==> flow/design.v <==
module serial_adder #(parameter N = 4)(
    input clk,                
    input start,              
    input si,                 
    input reset,              
    output reg done,          
    output reg [N-1:0] result  
);
    localparam  IDLE = 2'b00,
                LOAD = 2'b01,
                RUN  = 2'b10,
                DONE = 2'b11;
    reg [N-1:0] regA;         
    reg [N-1:0] regB;         
    reg [2:0] contador;       
    reg [1:0] state;          
    reg carry;                
    wire a_bit = regA[0];
    wire b_bit = regB[0];
    wire sum_bit = a_bit ^ b_bit ^ carry;
    wire next_carry = (a_bit & b_bit) | (a_bit & carry) | (b_bit & carry);
    always @(posedge clk or negedge reset) begin
        if (!reset) begin
            regA <= 0;
            regB <= 0;
            contador <= 0;
            carry <= 0;
            done <= 0;
            state <= IDLE;
        end else begin
            case (state)
                IDLE: begin
                    done <= 0;
                    if (start) begin
                        regA <= 0;
                        regB <= 0;
                        contador <= 0;
                        carry <= 0;
                        state <= LOAD;
                    end
                end
                LOAD: begin
                    if (contador < N)
                        regA <= {si, regA[N-1:1]};  
                    else
                        regB <= {si, regB[N-1:1]};  
                    contador <= contador + 1;
                    if (contador == 7) begin
                        contador <= 0;
                        state <= RUN;
                    end
                end
                RUN: begin
                    regA <= {sum_bit, regA[N-1:1]};  
                    regB <= {1'b0, regB[N-1:1]};     
                    carry <= next_carry;
                    contador <= contador + 1;
                    if (contador == N - 1) begin
                        result <= regA;
                        state <= DONE;
                    end
                end
                DONE: begin
                    done <= 1;
                    state <= IDLE;
                end
            endcase
        end
    end
endmodule
**Step by step through the tools: serial_adder**

What the tools print for serial_adder, step after step.
Lines are those of the file above, counted from 1.
A cell with - has no value.

- Top module: serial_adder
- Clock: clk
- Cell library: sky130hd
- Library corner: tt_025C_1v80

**Elaborated design**

Source: Yosys, flattened and elaborated, memories not mapped. Widths are those after wreduce. Registers that Yosys merges into a memory's read port (data or address) are not register bits. Print and check cells do not count. Equal cells are merged and count once.

- Add/subtract/negate cells: 1
- Reductions and logical operators: 11
- Bitwise gates (word level): 7
- Order comparisons: 1
- Equal/unequal tests: 10
- Mux-type cells: 15

Operators by type and width:

| operator | number |
|---|---|
| 4-bit parallel mux with 3-bit select | 2 |
| 4-bit two-way mux | 3 |
| 2-bit inequality test (second input constant) | 5 |
| 3-bit AND reduction | 3 |
| 3-bit parallel mux with 3-bit select | 1 |
| 2-bit parallel mux with 4-bit select | 1 |
| 3-bit two-way mux | 2 |
| 2-bit two-way mux | 3 |
| 2-bit equality test (second input constant) | 2 |
| 2-bit AND reduction | 2 |
| 2-bit nonzero test | 2 |
| 4-bit AND reduction | 1 |
| 4-bit nonzero test | 1 |
| 1-bit parallel mux with 2-bit select | 2 |
| 1-bit bitwise AND | 3 |
| 3-bit by 1-bit adder with 3-bit output (second input constant) | 1 |
| 3-bit by 2-bit equality test with 1-bit output (second input constant) | 1 |
| 3-bit less-than comparator (second input constant) | 1 |
| 3-bit equality test (second input constant) | 1 |
| 3-bit nonzero test | 1 |
| 1-bit OR | 2 |
| 1-bit XOR | 2 |
| 2-bit by 1-bit equality test with 1-bit output (second input constant) | 1 |
| 2-bit logical NOT | 1 |
| 1-bit two-way mux | 1 |

- Input bits: 4
- Word-level cells: 52
- Register bits: 19
- Output and inout bits: 5

**Longest topological paths**

Longest topological path by Yosys (ltp), each cell counted once; first at word level (registers and memories cut), then after technology mapping (sequential cells cut; the memories' decode and read muxes count).

- Word-level depth: 4
- ABC_AREA: 0
- Gate-level depth with buffers: 5
- Gate-level depth less buffers: 5

**After synthesis**

Yosys stat after the flow's synthesis: flattened, memories mapped to cells. It holds for the ABC_AREA given above (unset counts as 0); a run with the other value may have another netlist.

Cells by type:

| type | number | area in all (µm²) |
|---|---|---|
| sky130_fd_sc_hd__dfrtp_1 | 16 | 400.384 |
| sky130_fd_sc_hd__edfxtp_1 | 4 | 120.115 |
| sky130_fd_sc_hd__mux2_2 | 8 | 90.086 |
| sky130_fd_sc_hd__nor2b_1 | 7 | 43.792 |
| sky130_fd_sc_hd__o21ai_0 | 8 | 40.038 |
| sky130_fd_sc_hd__ha_1 | 3 | 37.536 |
| sky130_fd_sc_hd__dfstp_2 | 1 | 26.275 |
| sky130_fd_sc_hd__a211oi_2 | 2 | 25.024 |
| sky130_fd_sc_hd__a21o_1 | 3 | 22.522 |
| sky130_fd_sc_hd__fa_1 | 1 | 20.019 |
| sky130_fd_sc_hd__o31ai_1 | 2 | 15.014 |
| sky130_fd_sc_hd__and2_1 | 2 | 12.512 |
| sky130_fd_sc_hd__buf_6 | 1 | 11.261 |
| sky130_fd_sc_hd__inv_1 | 3 | 11.261 |
| sky130_fd_sc_hd__a32o_1 | 1 | 10.01 |
| sky130_fd_sc_hd__and2b_4 | 1 | 10.01 |
| sky130_fd_sc_hd__nor3_2 | 1 | 10.01 |
| sky130_fd_sc_hd__or2b_1 | 1 | 7.507 |

Not listed: further types 4, cells in them 4.

- Mapped area: 933.4 µm²
- Standard cells after synthesis: 69
- Buffer cells: 1
- Flip-flop cells: 21
- Area of sequential cells: 546.8 µm²

**Worst setup path after synthesis**

Path of least setup slack by OpenSTA after synthesis, without wires, with an ideal clock, recovery checks aside; 20% of the period is set as input and as output delay. Where synthesis merged equal registers, the netlist keeps one of their names.

- Path kind: reg-to-reg
- From: register carry
- To: register regA[3]
- Arrival time: 1252 ps
- Delay of the path: 1377 ps
- Slack: -37 ps
- Library setup time: 125 ps
- Stages on the path: 4
- Path buffers: 0
- Period: 1340 ps
- Synthesis period reached: 1377 ps

"delay of the path" = arrival - input delay + setup time.
"stages on the path" counts driving pins, that of a launching flip-flop among them; a cell with two outputs on the path counts twice.
"synthesis period reached" = period - worst setup slack (recovery checks aside). The figure is calculated, with input and output delays left at 20% of the set period.
Between the ends stands the longest chain of elaborated cells between them, by number of cells; it is not shown to be the way that was timed. Of several equally long chains one is given.
A line is the first line of the expression or statement that the cell stems from. Yosys adds cells for indexed reads and writes and turns some case tables into memories.
A register here has more assigning lines than the two given.

- Path through: sky130_fd_sc_hd__dfrtp_1 -> sky130_fd_sc_hd__fa_1 -> sky130_fd_sc_hd__a21o_1 -> sky130_fd_sc_hd__mux2_2
- Cells in the longest elaborated chain: 2
- Elaborated cells on any way between the ends: 2

RTL lines, path post-synthesis:

| item | line | text |
|---|---|---|
| start, declared | 17 | `reg carry;` |
| start, assigned | 27 | `carry <= 0;` |
| start, assigned | 56 | `carry <= next_carry;` |
| 1-bit XOR | 20 | `wire sum_bit = a_bit ^ b_bit ^ carry;` |
| 4-bit parallel mux with 3-bit select | 31 | `case (state)` |
| end, assigned | 44 | `regA <= {si, regA[N-1:1]};` |
| end, assigned | 54 | `regA <= {sum_bit, regA[N-1:1]};` |
| end, declared | 13 | `reg [N-1:0] regA;` |

Wiki page: serial_adder / flow data

2 stored runs of serial_adder in the flow (synthesis by Yosys, layout by OpenROAD, sky130hd cells), in arbitrary order. Constraints: input delay and output delay 20% of the set period each, output load 0.01 pF.

### Run 1

Settings: `period_ns=1.01`, `CORE_UTILIZATION=66`, `SETUP_SLACK_MARGIN=0.13`, `PLACE_DENSITY_LB_ADDON=0.06`, `HOLD_SLACK_MARGIN=0.24`, `CELL_PAD_IN_SITES_GLOBAL_PLACEMENT=0`, `GPL_ROUTABILITY_DRIVEN=1`, `CAP_MARGIN=25`, `SLEW_MARGIN=25`, `MIN_ROUTING_LAYER=met2`, `CORE_MARGIN=2`

Incomplete, routing halted on DPL-0038.

### Run 2

Settings: `period_ns=1.41`, `CORE_UTILIZATION=59`, `PLACE_DENSITY_LB_ADDON=0.09`, `CORE_ASPECT_RATIO=1.24`, `CELL_PAD_IN_SITES_DETAIL_PLACEMENT=1`, `TNS_END_PERCENT=95`, `ABC_AREA=0`, `CTS_CLUSTER_SIZE=53`, `SLEW_MARGIN=0`, `MIN_ROUTING_LAYER=met2`, `CAP_MARGIN=20`, `CORE_MARGIN=2`

Incomplete, routing halted on DPL-0033.
